==> flow/design.v <==
module AVS(
	clk,
	rx,
	led_data,
	servo_out,
	hexout0,
	hexout1,
	hexout2,
	hexout3,
	knight
	);
	input clk;
	input rx;
	output reg 	[7:0] led_data;
	output 		[5:0] servo_out;
	output  	[6:0] hexout0;
	output		[6:0] hexout1;
	output		[6:0] hexout2;
	output		[6:0] hexout3;
	output		[9:0] knight;
	wire [5:0] 	servo_out_reg;
	reg	 [7:0]	sv1_pos, sv2_pos, sv3_pos, sv4_pos, sv5_pos, sv6_pos;
	reg  [3:0]	sv_no, sv_pos;
	localparam TOW1 = 8'h40 , TOW2 = 8'hC0;
	localparam RECYC1 = 8'h00, DISP1 = 8'hFF, HOME = 8'h88;
	localparam RECYC2 = 8'hFF, DISP2 = 8'h00;
	wire [7:0]	rx_data;
	wire		rx_new_data;
	wire		rst;
	reg [7:0]	fsm_mode;
	reg 	[3:0] state_c;
	wire 	[3:0] state_q;
	parameter IDLE = 4'b0000, SORT = 4'b0001, RUN = 4'b0010, SVRD = 4'b0011;
	reg [7:0] rx_data_sort;
	reg [7:0] rx_data_run;
	wire [6:0] hexdisp;
	reg en;
	serial_rx 	rx1(.clk(clk), .rst(rst), .rx(rx), .data(rx_data), .new_data(rx_new_data));
	Servo		sv1(.clk(clk), .svr_pos(sv1_pos), .svr_out(servo_out_reg[0]));
	Servo		sv2(.clk(clk), .svr_pos(sv2_pos), .svr_out(servo_out_reg[1]));
	Servo		sv3(.clk(clk), .svr_pos(sv3_pos), .svr_out(servo_out_reg[2]));
	Servo		sv4(.clk(clk), .svr_pos(sv4_pos), .svr_out(servo_out_reg[3]));
	Servo		sv5(.clk(clk), .svr_pos(sv5_pos), .svr_out(servo_out_reg[4]));
	Servo		sv6(.clk(clk), .svr_pos(sv6_pos), .svr_out(servo_out_reg[5]));
	sev_seg		ss1(.data_in(state_q), .sevenseg_out(hexdisp));
	kitt		kr1(.clk(clk),.en(en), .led_out(knight));
	assign servo_out  = servo_out_reg;
	assign rst = 0;	
	assign state_q = state_c;
	assign hexout0 = hexdisp;
	assign hexout1 = hexdisp;
	assign hexout2 = hexdisp;
	assign hexout3 = hexdisp;
	always @(posedge clk)
	begin
		case(state_c)
			IDLE:	 
			begin
				en <= 0;
				if(rx_new_data)
				begin
					led_data = rx_data;
					fsm_mode = rx_data;
					case(fsm_mode)
					8'hAA:
						begin
							sv2_pos = HOME;
							sv3_pos = HOME;
							state_c = SORT;
						end
					8'hBB:
						begin
							sv1_pos = HOME;
							state_c = RUN;
						end
					default: 
						begin
							state_c = SVRD;
						end
					endcase
				end
			end	
			SORT:  
			begin
				en <= 0;
				if(rx_new_data) 
				begin
					sv2_pos = HOME;
					sv3_pos = HOME;
					led_data = rx_data;
					rx_data_sort = rx_data;
					case(rx_data_sort)
						8'hAA: 
						begin
							sv1_pos = HOME;
							sv2_pos = HOME;
							sv3_pos = HOME;
						end
						8'h1F: 
						begin
							sv1_pos = TOW1;
						end
						8'hF1: 
						begin
							sv1_pos = TOW2;
						end
						8'hFF: 
						begin
							sv1_pos = HOME;
							state_c = IDLE;
						end
						8'hBB:
						begin
							state_c = RUN;
						end
						default: 
						begin
							sv1_pos = HOME;							
							state_c = SORT;
						end
					endcase
				end
			end
			RUN:  
			begin
				en <= 1;
				if(rx_new_data)
				begin
					led_data = rx_data;
					rx_data_run = rx_data;
					sv1_pos = HOME;
					case(rx_data_run)
						8'hBB: 
						begin
							sv2_pos = HOME; 
							sv3_pos = HOME;
						end
						8'hFF: 
						begin
							sv2_pos = DISP1; 
							sv3_pos = DISP2;
						end
						8'hF0: 
						begin
							sv2_pos = DISP1; 
							sv3_pos = RECYC2;
						end
						8'h0F: 
						begin							
							sv2_pos = RECYC1; 
							sv3_pos = DISP2;
						end
						8'h00: 
						begin
							sv2_pos = RECYC1; 
							sv3_pos = RECYC2;
						end
						8'hF8:
						begin
							sv2_pos = DISP1;
							sv3_pos = HOME;
						end
						8'h08:
						begin
							sv2_pos = RECYC1;
							sv3_pos = HOME;
						end
						8'h8F:
						begin
							sv2_pos = HOME;
							sv3_pos = DISP2;
						end
						8'h80:
						begin
							sv2_pos = HOME;
							sv3_pos = RECYC2;
						end
						8'h99: 
						begin
							sv1_pos = HOME;
							sv2_pos = HOME;
							sv3_pos = HOME;
							state_c = IDLE;
						end
						default:
						begin
							sv2_pos = HOME;
							sv3_pos = HOME;
							state_c = RUN;
						end
					endcase
				end
			end
		SVRD:
			begin
				en <= 0;
				sv_no  = rx_data[7:4];
				sv_pos = rx_data[3:0];
				case(sv_no)
					4'b0001: 
					begin
						sv1_pos = {sv_pos, 4'b0000};  
						state_c = IDLE;
					end
					4'b0010: 
					begin
						sv2_pos = {sv_pos, 4'b0000};  
						state_c = IDLE;
					end
					4'b0011: 
					begin
						sv3_pos = {sv_pos, 4'b0000};  
						state_c = IDLE;
					end
					4'b0100: 
					begin
						sv4_pos = {sv_pos, 4'b0000};  
						state_c = IDLE;
					end
					4'b0101: 
					begin
						sv5_pos = {sv_pos, 4'b0000};  
						state_c = IDLE;
					end
					4'b0110: 
					begin
						sv6_pos = {sv_pos, 4'b0000};  
						state_c = IDLE;
					end
					4'hE:  
					begin
						sv1_pos <= 8'd255;
						sv2_pos <= 8'd255;
						sv3_pos <= 8'd255;
						sv4_pos <= 8'd255;
						sv5_pos <= 8'd255;
						sv6_pos <= 8'd255;
						state_c = IDLE;
					end
					4'b0000:  
					begin
						sv1_pos <= 8'd0;
						sv2_pos <= 8'd0;
						sv3_pos <= 8'd0;
						sv4_pos <= 8'd0;
						sv5_pos <= 8'd0;
						sv6_pos <= 8'd0;
						state_c = IDLE;
					end
				endcase
			end
		default: 
			begin
				state_c = IDLE;
			end
		endcase
	end
endmodule
module Servo
	(
		clk,
		svr_pos,
		svr_out
	);
	input clk;
	input [7:0] svr_pos;
	output reg svr_out;
	parameter clkDiv = 390;
	reg [7:0] 	svr_pos_reg;
	reg [11:0]	pulseCount;
	reg [8:0]	clkCount;
	reg [7:0]	svr_out_reg;
	reg clkTick;
	always@(posedge clk)
	begin
		clkTick <= (clkCount == clkDiv -2);
		if(clkTick)
		begin
			clkCount <= 0;
		end
		else
		begin
			clkCount <= clkCount +1;
		end
		if(clkTick)
		begin
			if(pulseCount != 2564)
			begin
				pulseCount <= pulseCount + 1;
			end
			else 
			begin
				pulseCount <= 0;
			end
		end
		if(pulseCount == 0)
		begin
			svr_out_reg <= svr_pos;
		end
		svr_out <= (pulseCount < (50 + svr_out_reg));
	end
endmodule
module serial_rx #(
		parameter CLK_PER_BIT = 434
	)(
		input clk,
		input rst,
		input rx,
		output [7:0] data,
		output new_data
	);
	parameter CTR_SIZE = $clog2(CLK_PER_BIT);
	localparam STATE_SIZE = 2;
	localparam IDLE = 2'd0,
		WAIT_HALF = 2'd1,
		WAIT_FULL = 2'd2,
		WAIT_HIGH = 2'd3;
	reg [CTR_SIZE-1:0] ctr_d, ctr_q;
	reg [2:0] bit_ctr_d, bit_ctr_q;
	reg [7:0] data_d, data_q;
	reg new_data_d, new_data_q;
	reg [STATE_SIZE-1:0] state_d, state_q = IDLE;
	reg rx_d, rx_q;
	assign new_data = new_data_q;
	assign data = data_q;
	always @(*) begin
		rx_d = rx;
		state_d = state_q;
		ctr_d = ctr_q;
		bit_ctr_d = bit_ctr_q;
		data_d = data_q;
		new_data_d = 1'b0;
		case (state_q)
		IDLE: begin
			bit_ctr_d = 3'b0;
			ctr_d = 1'b0;
			if (rx_q == 1'b0) begin
			state_d = WAIT_HALF;
			end
		end
		WAIT_HALF: begin
			ctr_d = ctr_q + 1'b1;
			if (ctr_q == (CLK_PER_BIT >> 1)) begin
			ctr_d = 1'b0;
			state_d = WAIT_FULL;
			end
		end
		WAIT_FULL: begin
			ctr_d = ctr_q + 1'b1;
			if (ctr_q == CLK_PER_BIT - 1) begin
			data_d = {rx_q, data_q[7:1]};
			bit_ctr_d = bit_ctr_q + 1'b1;
			ctr_d = 1'b0;
			if (bit_ctr_q == 3'd7) begin
				state_d = WAIT_HIGH;
				new_data_d = 1'b1;
			end
			end
		end
		WAIT_HIGH: begin
			if (rx_q == 1'b1) begin
			state_d = IDLE;
			end
		end
		default: begin
			state_d = IDLE;
		end
		endcase
	end
	always @(posedge clk) begin
		if (rst) begin
		ctr_q <= 1'b0;
		bit_ctr_q <= 3'b0;
		new_data_q <= 1'b0;
		state_q <= IDLE;
		end else begin
		ctr_q <= ctr_d;
		bit_ctr_q <= bit_ctr_d;
		new_data_q <= new_data_d;
		state_q <= state_d;
		end
		rx_q <= rx_d;
		data_q <= data_d;
	end
endmodule
module sev_seg
(
	data_in,
	sevenseg_out
);
	input 		[3:0] data_in;
	output 	reg [6:0] sevenseg_out;
	parameter IDLE = 4'b0000, SORT = 4'b0001, RUN = 4'b0010, SVRD = 4'b0011;
	always @(*)
	begin
		case(data_in) 
			IDLE: sevenseg_out = 7'b1001111;
			RUN	: sevenseg_out = 7'b0010010;
			SORT: sevenseg_out = 7'b0000110;
			SVRD: sevenseg_out = 7'b1001100;
			default: sevenseg_out = 7'b1111111;
		endcase
	end
endmodule
module kitt
(
	clk,
	en,
	led_out
);
	parameter clkcount = 5000000;
	input 	clk;
	input 	en;
	output	[9:0] led_out;
	reg [23:0] count;
	reg 	   direction = DIR_init;
	parameter LEDS_init = 10'b1100000000;
	parameter DIR_init = 1;
	reg [9:0] leds = LEDS_init;
	reg [3:0] position = DIR_init*8;
	assign led_out = leds;
	always@(posedge clk)
	begin
		if(en == 1)
		begin
			if(count == clkcount)
			begin
				if(direction == 0)
				begin
					leds <= leds << 1;
				end
				else
				begin
					leds <= leds >> 1;
				end
				position <= position +1;
				count = 0;
			end
			else
			begin
				count = count + 1;
			end
		end
	end
	always@(*)
	begin
		if(position < 8)
		begin
			direction = 0;
		end
		else 
		begin
			direction = 1;
		end
	end
endmodule
; ---- From RTL to reports: AVS
; The steps from the RTL of AVS to its reports follow in flow order.
; Line numbers count from 1 in the design file above.
; Library cell names are shortened.
; The mark -- stands for no value.
[inputs]
top = AVS
clk_port = clk
cell_library = sky130hd
corner = tt_025C_1v80

; ---- Word-level counts
; Yosys after proc, flatten, opt, wreduce and memory -nomap, before mapping. Memory bits, and registers merged into a memory's read port (data or address), are not among the register bits. Print and check cells are not counted.
[word_totals]
ramBits = 0
latchBits = 0
out_inout_bits = 52
clocked_rd_ports_x_width = 0
elab_cells = 228
regBits = 309
romBits = 0
input_bits = 2
memories = 0
[op_classes]
addsub = 22
shift = 0
bitwise = 2
cmp = 7
muxes = 49
reduce_logical = 39
equal = 59
n_div = 0
multipliers = 0
[op_table]
columns = operator, n
row1 = less-than comparator 12 x 32 -> 1 bit, 6
row2 = case mux 8 bit (select 3 bit), 7
row3 = 2-to-1 mux 8 bit, 12
row4 = case mux 8 bit (select 4 bit), 3
row5 = adder 12 x 1 -> 12 bit (second input constant), 6
row6 = inequality test 12 bit (second input constant), 6
row7 = logical NOT 12 bit, 6
row8 = == test 8 bit (second input constant), 9
row9 = adder 9 x 1 -> 9 bit (second input constant), 7
row10 = == test 9 bit (second input constant), 7
row11 = adder 6 x 8 -> 9 bit (first input constant), 6
row12 = case mux 8 bit (select 2 bit), 2
row13 = case mux 7 bit (select 4 bit), 1
row14 = case mux 9 bit (select 3 bit), 1
row15 = 2-to-1 mux 9 bit, 3
row16 = adder 24 x 1 -> 24 bit (second input constant), 1
row17 = == test 24 x 23 -> 1 bit (second input constant), 1
row18 = OR reduction 3 bit, 8
row19 = inequality test 2 bit (second input constant), 10
row20 = AND reduction 6 bit, 3
row21 = == test 4 x 2 -> 1 bit (second input constant), 4
row22 = == test 8 x 4 -> 1 bit (second input constant), 2
row23 = case mux 4 bit (select 4 bit), 1
row24 = 2-to-1 mux 4 bit, 4
row25 = AND reduction 2 bit, 7
row26 = nonzero test 3 bit, 4
row27 = == test 4 x 3 -> 1 bit (second input constant), 3
row28 = inequality test 4 bit (second input constant), 3
; Not listed: further kinds 31, cells in them 45.

; ---- Logic depth
; Yosys ltp: most cells in a row. Word level: on the elaborated netlist, between registers, memories and ports. Mapped: between sequential cells and ports; inverters and the memories' decode and read muxes count.
[logic_depth]
depth_word = 5
abc_area = 0
mapped_depth = 10
depth_no_buf = 10

; ---- Netlist
; Yosys stat after the flow's synthesis: flattened, memories mapped to cells. It holds for the ABC_AREA given above (unset counts as 0); a run with the other value may have another netlist.
; The area totals of this step are shown rounded.
[synth_totals]
flip_flops = 277
cells = 1217
sequential_area_mm2 = 0.007637
mapped_area_mm2 = 0.01388
[by_type]
columns = type, n
row1 = edfxtp_1, 209
row2 = dfxtp_1, 68
row3 = ha_1, 93
row4 = xnor2_1, 74
row5 = xor2_1, 63
row6 = nor2_1, 130
row7 = nand3_1, 74
row8 = nand2_1, 91
row9 = buf_4, 30
row10 = inv_1, 55
row11 = o21ai_0, 35
row12 = a21oi_1, 31
row13 = nand4_1, 23
row14 = nor4_1, 22
row15 = nor2b_1, 17
row16 = mux2_2, 9
row17 = or3_1, 16
row18 = and3_1, 15
; Other cell types: 45; their cells: 162.
; By module: a second synthesis without flattening, with its own total; a netlist apart from the flattened one above.
[unflattened]
cells_unflattened = 1325
hier_area_mm2 = 0.01505
; Each row is one instance without its submodules.
[modules]
columns = module, seq_area_mm2, n_cells, instances, mod_area_mm2
row1 = Servo, 0.0008208, 143, 6, 0.001614
row2 = AVS, 0.001321, 191, 1, 0.002183
row3 = kitt, 0.001141, 141, 1, 0.001903
row4 = serial_rx, 0.0005605, 125, 1, 0.001225
row5 = sev_seg, 0, 10, 1, 0.0000563

; ---- Worst setup path after synthesis
; Path of least setup slack by OpenSTA after synthesis, without wires, with an ideal clock, recovery checks aside; 20% of the period is set as input and as output delay. Where synthesis merged equal registers, the netlist keeps one of their names.
[synth_timing]
path_kind = register -> output
from = reg state_c[1]
to = out hexout1[5]
required_time_ps = 4040
arrival_ps = 1899
path_delay_ps = 1899
t_first_pin_ps = 0
stages = 6
path_buffers = 3
out_delay_ps = 1010
setup_slack_ps = 2141
tclk_ps = 5050
synth_period_reached_ps = 2909
; "path_delay_ps" = arrival - input delay + setup time.
; A path that ends at an output port has no setup time.
; "stages" counts driving pins, that of a launching flip-flop among them; a cell with two outputs on the path counts twice.
; "synth_period_reached_ps" is the clock period less the worst setup slack; recovery checks do not enter. This is arithmetic on one report: input and output delays are still those of the set period (20% each).
; The rows between start and end are the longest chain of elaborated cells between them; the timing report does not say that the signal goes this way. Where chains are equally long, one stands for them.
; Each line given opens the expression or statement behind the cell; cells for indexed reads and writes are added by Yosys, which also makes memories of some case tables.
; A register here has more assigning lines than the two given.
[synth_via]
cell_sequence = edfxtp_1 -> ha_1 -> clkbuf_1 -> clkbuf_1 -> nor4_1 -> buf_4
elab_chain_cells = 2
cells_between = 5
cone_classes = eq/ne: 3; mux: 1; reduce/logical: 1
[synth_lines]
columns = item, line
row1 = "start, declared", 31  ; reg [3:0] state_c;
row2 = "start, assigned", 69  ; state_c = SORT;
row3 = "start, assigned", 74  ; state_c = RUN;
row4 = == test 4 x 2 -> 1 bit, 396  ; case(data_in)
row5 = case mux 7 bit (select 4 bit), 396
row6 = "end, declared", 17  ; output [6:0] hexout1;
; Nets of the timed path that keep an RTL name, with a line that drives or declares them; the list need not be complete.
[synth_named_nets]
columns = signal, line
row1 = hexout0[5], 396

; ---- Worst path after layout
; From the final timing report of run 1: the path of least setup slack in the routed layout; clock arrival at registers is part of the times.
; The path's times are printed in steps of 10 ps; the period is the one set.
[layout_timing]
path_kind = register -> output
from = reg state_c[1]
to = out hexout2[5]
stages = 8
t_first_pin_ps = 550
required_time_ps = 1170
out_delay_ps = 290
path_buffers = 5
tclk_ps = 1460
arrival_ps = 2080
setup_slack_ps = -910
; The rows between start and end are the longest chain of elaborated cells between them; the timing report does not say that the signal goes this way. Where chains are equally long, one stands for them.
; A register here has more assigning lines than the two given.
[layout_via]
cell_sequence = edfxtp_1 -> ha_2 -> clkbuf_8 -> clkbuf_16 -> nor4_4 -> buf_4 -> buf_6 -> buf_6
elab_chain_cells = 2
cells_between = 5
cone_classes = eq/ne: 3; mux: 1; reduce/logical: 1
[layout_lines]
columns = item, line
row1 = "start, declared", 31  ; reg [3:0] state_c;
row2 = "start, assigned", 69  ; state_c = SORT;
row3 = "start, assigned", 74  ; state_c = RUN;
row4 = == test 4 x 2 -> 1 bit, 396  ; case(data_in)
row5 = case mux 7 bit (select 4 bit), 396
row6 = "end, declared", 18  ; output [6:0] hexout2;

Lab notebook: AVS

AVS through Yosys and OpenROAD on sky130hd: 2 stored runs, unordered, with their settings and measured results. The constraints put input and output delay at 20% of the set period each and load the outputs with 0.01 pF.
"achieved_clock_period_ps" = clock period - worst setup slack. The figure is calculated, with input and output delays left at 20% of the set period.
"worst_path_time_ps" = time allowed to the worst setup path (clock period - input delay - output delay, where it has them) - its slack; a late launch clock adds to it, a late capture clock takes from it.
"total_power_uw" is the tool's figure for a default switching activity; nothing was simulated.
"worst_path_time_ps" is known to 10 ps.
Results are given in rounded form.

# run 1
==> flow/run.sh <==
#!/bin/bash
# the make line also repeats the synthesis and layout settings of config.mk as NAME=value (left out here)
make -C /OpenROAD-flow-scripts/flow DESIGN_CONFIG=/design/flow/config.mk WORK_HOME=/design/flow/orfs CLKGATE_MAP_FILE= finish
==> flow/config.mk <==
export PLATFORM = sky130hd
export DESIGN_NAME = AVS
export DESIGN_NICKNAME = AVS
export VERILOG_FILES = /design/flow/design.v
export SDC_FILE = /design/flow/constraint.sdc
export NUM_CORES = 4
export LEC_CHECK = 0
export CAP_MARGIN = 20
export CORE_ASPECT_RATIO = 0.55
export CORE_MARGIN = 9
export CORE_UTILIZATION = 39
export CTS_CLUSTER_DIAMETER = 90
export GPL_TIMING_DRIVEN = 0
export MAX_ROUTING_LAYER = met4
export PLACE_DENSITY = 0.6
export SETUP_SLACK_MARGIN = 0.08
export SLEW_MARGIN = 20
==> flow/constraint.sdc <==
create_clock -name core_clock -period 1.46 [get_ports {clk}]
set_input_delay 0.2920 -clock core_clock [delete_from_list [all_inputs] [get_ports {clk}]]
set_output_delay 0.2920 -clock core_clock [all_outputs]
set_load 0.01 [all_outputs]

==> run 1: results <==
yosys.chip_area_mm2=0.01388
die_mm2=0.04302
finalCellArea_mm2=0.01864
layout_utilization_pct=54.0
ws_setup_ps=-914
setupTns_ps=-73200
hold_ws_ps=180
total_power_uw=23560
achieved_clock_period_ps=2374
worst_path_time_ps=2080
worst_path_kind="register -> output"

# run 2
==> flow/run.sh <==
#!/bin/bash
# the make line also repeats the synthesis and layout settings of config.mk as NAME=value (left out here)
make -C /OpenROAD-flow-scripts/flow DESIGN_CONFIG=/design/flow/config.mk WORK_HOME=/design/flow/orfs CLKGATE_MAP_FILE= finish
==> flow/config.mk <==
export PLATFORM = sky130hd
export DESIGN_NAME = AVS
export DESIGN_NICKNAME = AVS
export VERILOG_FILES = /design/flow/design.v
export SDC_FILE = /design/flow/constraint.sdc
export NUM_CORES = 4
export LEC_CHECK = 0
export ABC_AREA = 0
export CAP_MARGIN = 0
export CELL_PAD_IN_SITES_DETAIL_PLACEMENT = 1
export CORE_MARGIN = 8
export CORE_UTILIZATION = 20
export CTS_CLUSTER_DIAMETER = 375
export CTS_CLUSTER_SIZE = 86
export GPL_ROUTABILITY_DRIVEN = 0
export MIN_ROUTING_LAYER = met1
export PLACE_DENSITY_LB_ADDON = 0.09
export SETUP_SLACK_MARGIN = 0.34
export SLEW_MARGIN = 20
==> flow/constraint.sdc <==
create_clock -name core_clock -period 3.23 [get_ports {clk}]
set_input_delay 0.6460 -clock core_clock [delete_from_list [all_inputs] [get_ports {clk}]]
set_output_delay 0.6460 -clock core_clock [all_outputs]
set_load 0.01 [all_outputs]

==> run 2: results <==
yosys.chip_area_mm2=0.01388
die_mm2=0.0781
finalCellArea_mm2=0.01565
layout_utilization_pct=22.8
ws_setup_ps=464
setupTns_ps=0
hold_ws_ps=444
total_power_uw=7600
achieved_clock_period_ps=2766
worst_path_time_ps=2120
worst_path_kind="register -> output"
